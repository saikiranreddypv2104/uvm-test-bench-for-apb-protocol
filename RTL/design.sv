==> flow/design.v <==
module apb_slave(
  input pclk,presetn, 
  input psel,pwrite,penable,
  input [4:0] paddr, 
  input [31:0] pwdata,
  output reg [31:0] prdata,
  output reg pready
);
  reg [31:0] a,b,result;
  reg [3:0] command;
  reg enable;
  always @(posedge pclk) begin   
    if(!presetn) begin 
    	pready=0;
      	a=32'b0;
      	b=32'b0;
      	command=3'b000;
      	result=32'b0;
    end 
    else begin 
      case({psel,penable,pwrite})
        3'b100:begin 
          pready=0;
        end
        3'b110:begin 
          pready=1;
          case(paddr)
            5'd0:prdata=a;
            5'd4:prdata=b;
            5'd8:prdata=result;
            5'd12:prdata={28'b0,command};
            5'd16:prdata={31'b0,enable};
          endcase 
        end
        3'b101:begin 
          pready=0;
        end
        3'b111:begin 
          pready=1;
          case(paddr)
            5'd0:a=pwdata;
            5'd4:b=pwdata;
            5'd12:command = pwdata[3:0]; 
            5'd16:enable=pwdata[0]; 
          endcase 
        end
        default:begin
          pready=0;
          prdata=32'b0;
        end
      endcase
    end
  end
  always @(posedge pclk) begin
    if(enable==1) begin
      case(command)
       	4'b0000:result= a+b;
        4'b0001:result= a-b;
        4'b0010:result= a*b;
        4'b0011:result= a/b;
        4'b0100:result= a**b;
        4'b0101:result= a<b;
        4'b0110:result= a>b;
        4'b0111:result= a<=b;
        4'b1000:result= a>=b;
        4'b1001:result= a==b;
        4'b1010:result= a!=b;
        4'b1011:result= a&&b;
        4'b1100:result= a||b;
        4'b1101:result= a<<b;
        4'b1110:result= a>>b;
        4'b1111:result= a>>>b;
      endcase
    end
  end
endmodule
interface apb_if;
  logic pclk;
  logic presetn; 
  logic psel;
  logic pwrite;
  logic penable;
  logic [4:0] paddr; 
  logic [31:0] pwdata;
  logic [31:0] prdata;
  logic pready;
endinterface
From RTL to reports: apb_slave
What the tools print for apb_slave, step after step.
Lines are those of the file above, counted from 1.
Cell names lack the library's common part.
The mark - stands for no value.

inputs
  top module = apb_slave
  clock input = pclk
  cell library = sky130hd
  library corner = tt_025C_1v80

Word level
Yosys after proc, flatten, opt, wreduce and memory -nomap, before mapping. Memory bits, and registers merged into a memory's read port (data or address), are not among the register bits. Print and check cells are not counted. Equal cells are merged and count once.

word-level totals
  input bits = 42
  output and inout port bits = 33
  register bits = 102
  word-level cells = 27

cells by class
  bitwise gates (word level) = 1
  muxes and demuxes = 3
  eq/ne operators = 9
  reduce/logical cells = 8

operators with widths
  cell                                          number
  parallel mux 32 bit (select 5 bit)            1
  parallel mux 32 bit (select 2 bit)            1
  equality test 3 bit with constant B           4
  equality test 5 x 4 -> 1 bit with constant B  2
  AND reduction 2 bit                           3
  AND reduction 3 bit                           2
  inequality test 6 bit with constant B         1
  equality test 5 x 3 -> 1 bit with constant B  1
  equality test 5 bit with constant B           1
  zero test 5 bit                               1
  OR reduction 3 bit                            1
  OR reduction 2 bit                            1
  inverter 1 bit                                1
  2-to-1 mux 1 bit                              1

Depth
Longest topological path by Yosys (ltp), each cell counted once; first at word level (registers and memories cut), then after technology mapping (sequential cells cut; the memories' decode and read muxes count).

logic depth
  word-level depth = 4
  ABC_AREA = 0
  mapped depth = 6
  depth with buffers taken out = 3

After synthesis
The flow's flattened synthesis, as Yosys stat reports it; memories are mapped. The netlist is that of the ABC_AREA named above (0 if unset); the other value can give another one.

synthesis totals
  mapped flip-flops = 102
  buffers = 34
  standard cells after synthesis = 422
  chip area (Yosys) = 4281.6 µm²
  sequential area = 2372.3 µm²

cells by type
  cell type  number  total area (µm²)
  dfxtp_1    69      1.38E+03
  edfxtp_1   33      990.95
  mux2i_1    71      710.682
  nand2_1    161     604.33
  o22ai_1    21      131.376
  o22ai_2    7       87.584
  clkbuf_1   20      75.072
  buf_6      5       56.304
  buf_2      6       30.029
  o32ai_1    3       26.275
  buf_4      3       22.522
  and3_1     3       18.768
  nand4b_1   2       17.517
  nor3_4     1       16.266
  nand3_1    3       15.014
  nand3b_1   2       15.014
  nor2_1     3       11.261
  o2111a_1   1       11.261

Other cell types: 8; their cells: 8.

Timing after synthesis
Path of least setup slack by OpenSTA after synthesis, without wires, with an ideal clock, recovery checks aside; 20% of the period is set as input and as output delay. Where synthesis merged equal registers, the netlist keeps one of their names.

path after synthesis
  path kind = input port to flip-flop
  start point = input port presetn
  end point = register prdata[0]
  time at the first pin = 1.148 ns
  library setup time = 0.470 ns
  data arrival time = 4.104 ns
  stages on the path = 3
  period = 5.74 ns
  path delay = 3.426 ns
  path buffers = 2
  input delay = 1.148 ns
  required time = 5.270 ns
  slack = 1.166 ns
  period reached after synthesis = 4.574 ns

"path delay" = arrival - input delay + setup time.
"stages on the path" counts driving pins, that of a launching flip-flop among them; a cell with two outputs on the path counts twice.
"period reached after synthesis" = period - worst setup slack (recovery checks aside). The figure is calculated, with input and output delays left at 20% of the set period.
Between the ends stands the longest chain of elaborated cells between them, by number of cells; it is not shown to be the way that was timed. Of several equally long chains one is given.
A line is the first line of the expression or statement that the cell stems from. Yosys adds cells for indexed reads and writes and turns some case tables into memories.
At most two assigning lines are given for a register; there are more.

on the way, after synthesis
  cell sequence = clkbuf_1 clkbuf_1 a21boi_0
  cells in the longest elaborated chain = 1
  elaborated cells on any way between the ends = 1
  source lines of those cells = 0
  those cells by class = reduce/logical: 1

ends and longest elaborated chain, after synthesis
  what                 line  RTL
  start: declaration   2     input pclk,presetn,
  AND reduction 3 bit  -
  end: assignment      28    5'd0:prdata=a;
  end: assignment      29    5'd4:prdata=b;
  end: declaration     6     output reg [31:0] prdata,

Worst path after layout
Path of least setup slack in the final report of run A (OpenROAD, finished layout, wires in). Where an end is a register, its clock arrival counts in the times.

path post-layout
  path kind = input port to flip-flop
  start point = input port presetn
  end point = register prdata[7]
  path buffers = 4
  library setup time = 0.29 ns
  time at the first pin = 1.14 ns
  period = 5.68 ns
  stages on the path = 5
  slack = 2.69 ns
  input delay = 1.14 ns
  data arrival time = 3.04 ns
  required time = 5.73 ns

Between the ends stands the longest chain of elaborated cells between them, by number of cells; it is not shown to be the way that was timed. Of several equally long chains one is given.
At most two assigning lines are given for a register; there are more.

on the way, post-layout
  cell sequence = clkbuf_1 clkbuf_1 a21boi_4 buf_8 buf_8
  cells in the longest elaborated chain = 1
  elaborated cells on any way between the ends = 1
  source lines of those cells = 0
  those cells by class = reduce/logical: 1

ends and longest elaborated chain, post-layout
  what                 line  RTL
  start: declaration   2     input pclk,presetn,
  AND reduction 3 bit  -
  end: assignment      28    5'd0:prdata=a;
  end: assignment      29    5'd4:prdata=b;
  end: declaration     6     output reg [31:0] prdata,

==> results <==
Below are 2 stored runs of the flow (Yosys, OpenROAD; platform sky130hd) on apb_slave, each with its settings and what was measured, unordered. Constraints: input delay and output delay 20% of the set period each, output load 0.01 pF.
"finish__power__total": no workload was simulated; the value follows from the tool's default switching activity.

settings of run A
{
  "period_ns": 5.68,
  "CORE_UTILIZATION": 28,
  "PLACE_DENSITY_LB_ADDON": 0.12,
  "CELL_PAD_IN_SITES_GLOBAL_PLACEMENT": 2,
  "CELL_PAD_IN_SITES_DETAIL_PLACEMENT": 0,
  "GPL_TIMING_DRIVEN": 0,
  "GPL_ROUTABILITY_DRIVEN": 1,
  "CTS_CLUSTER_SIZE": 77,
  "CAP_MARGIN": 15,
  "CORE_MARGIN": 2,
  "SLEW_MARGIN": 20
}
report of run A
yosys chip area after synthesis (um^2): 4281.6
finish__design__die__area: 16297.1
finish__design__instance__area__stdcell: 5539.1
finish__timing__setup__ws: 2.690
finish__timing__setup__tns: 0.000
finish__power__total: 1.434e-03

settings of run B
{
  "period_ns": 7.29,
  "CORE_UTILIZATION": 68,
  "SETUP_SLACK_MARGIN": 1.22,
  "PLACE_DENSITY_LB_ADDON": 0.05,
  "HOLD_SLACK_MARGIN": 0.03,
  "CORE_MARGIN": 2,
  "CELL_PAD_IN_SITES_GLOBAL_PLACEMENT": 3,
  "GPL_ROUTABILITY_DRIVEN": 1,
  "MIN_ROUTING_LAYER": "met2",
  "CAP_MARGIN": 20,
  "SLEW_MARGIN": 20
}
report of run B: did not finish, place, FLW-0024
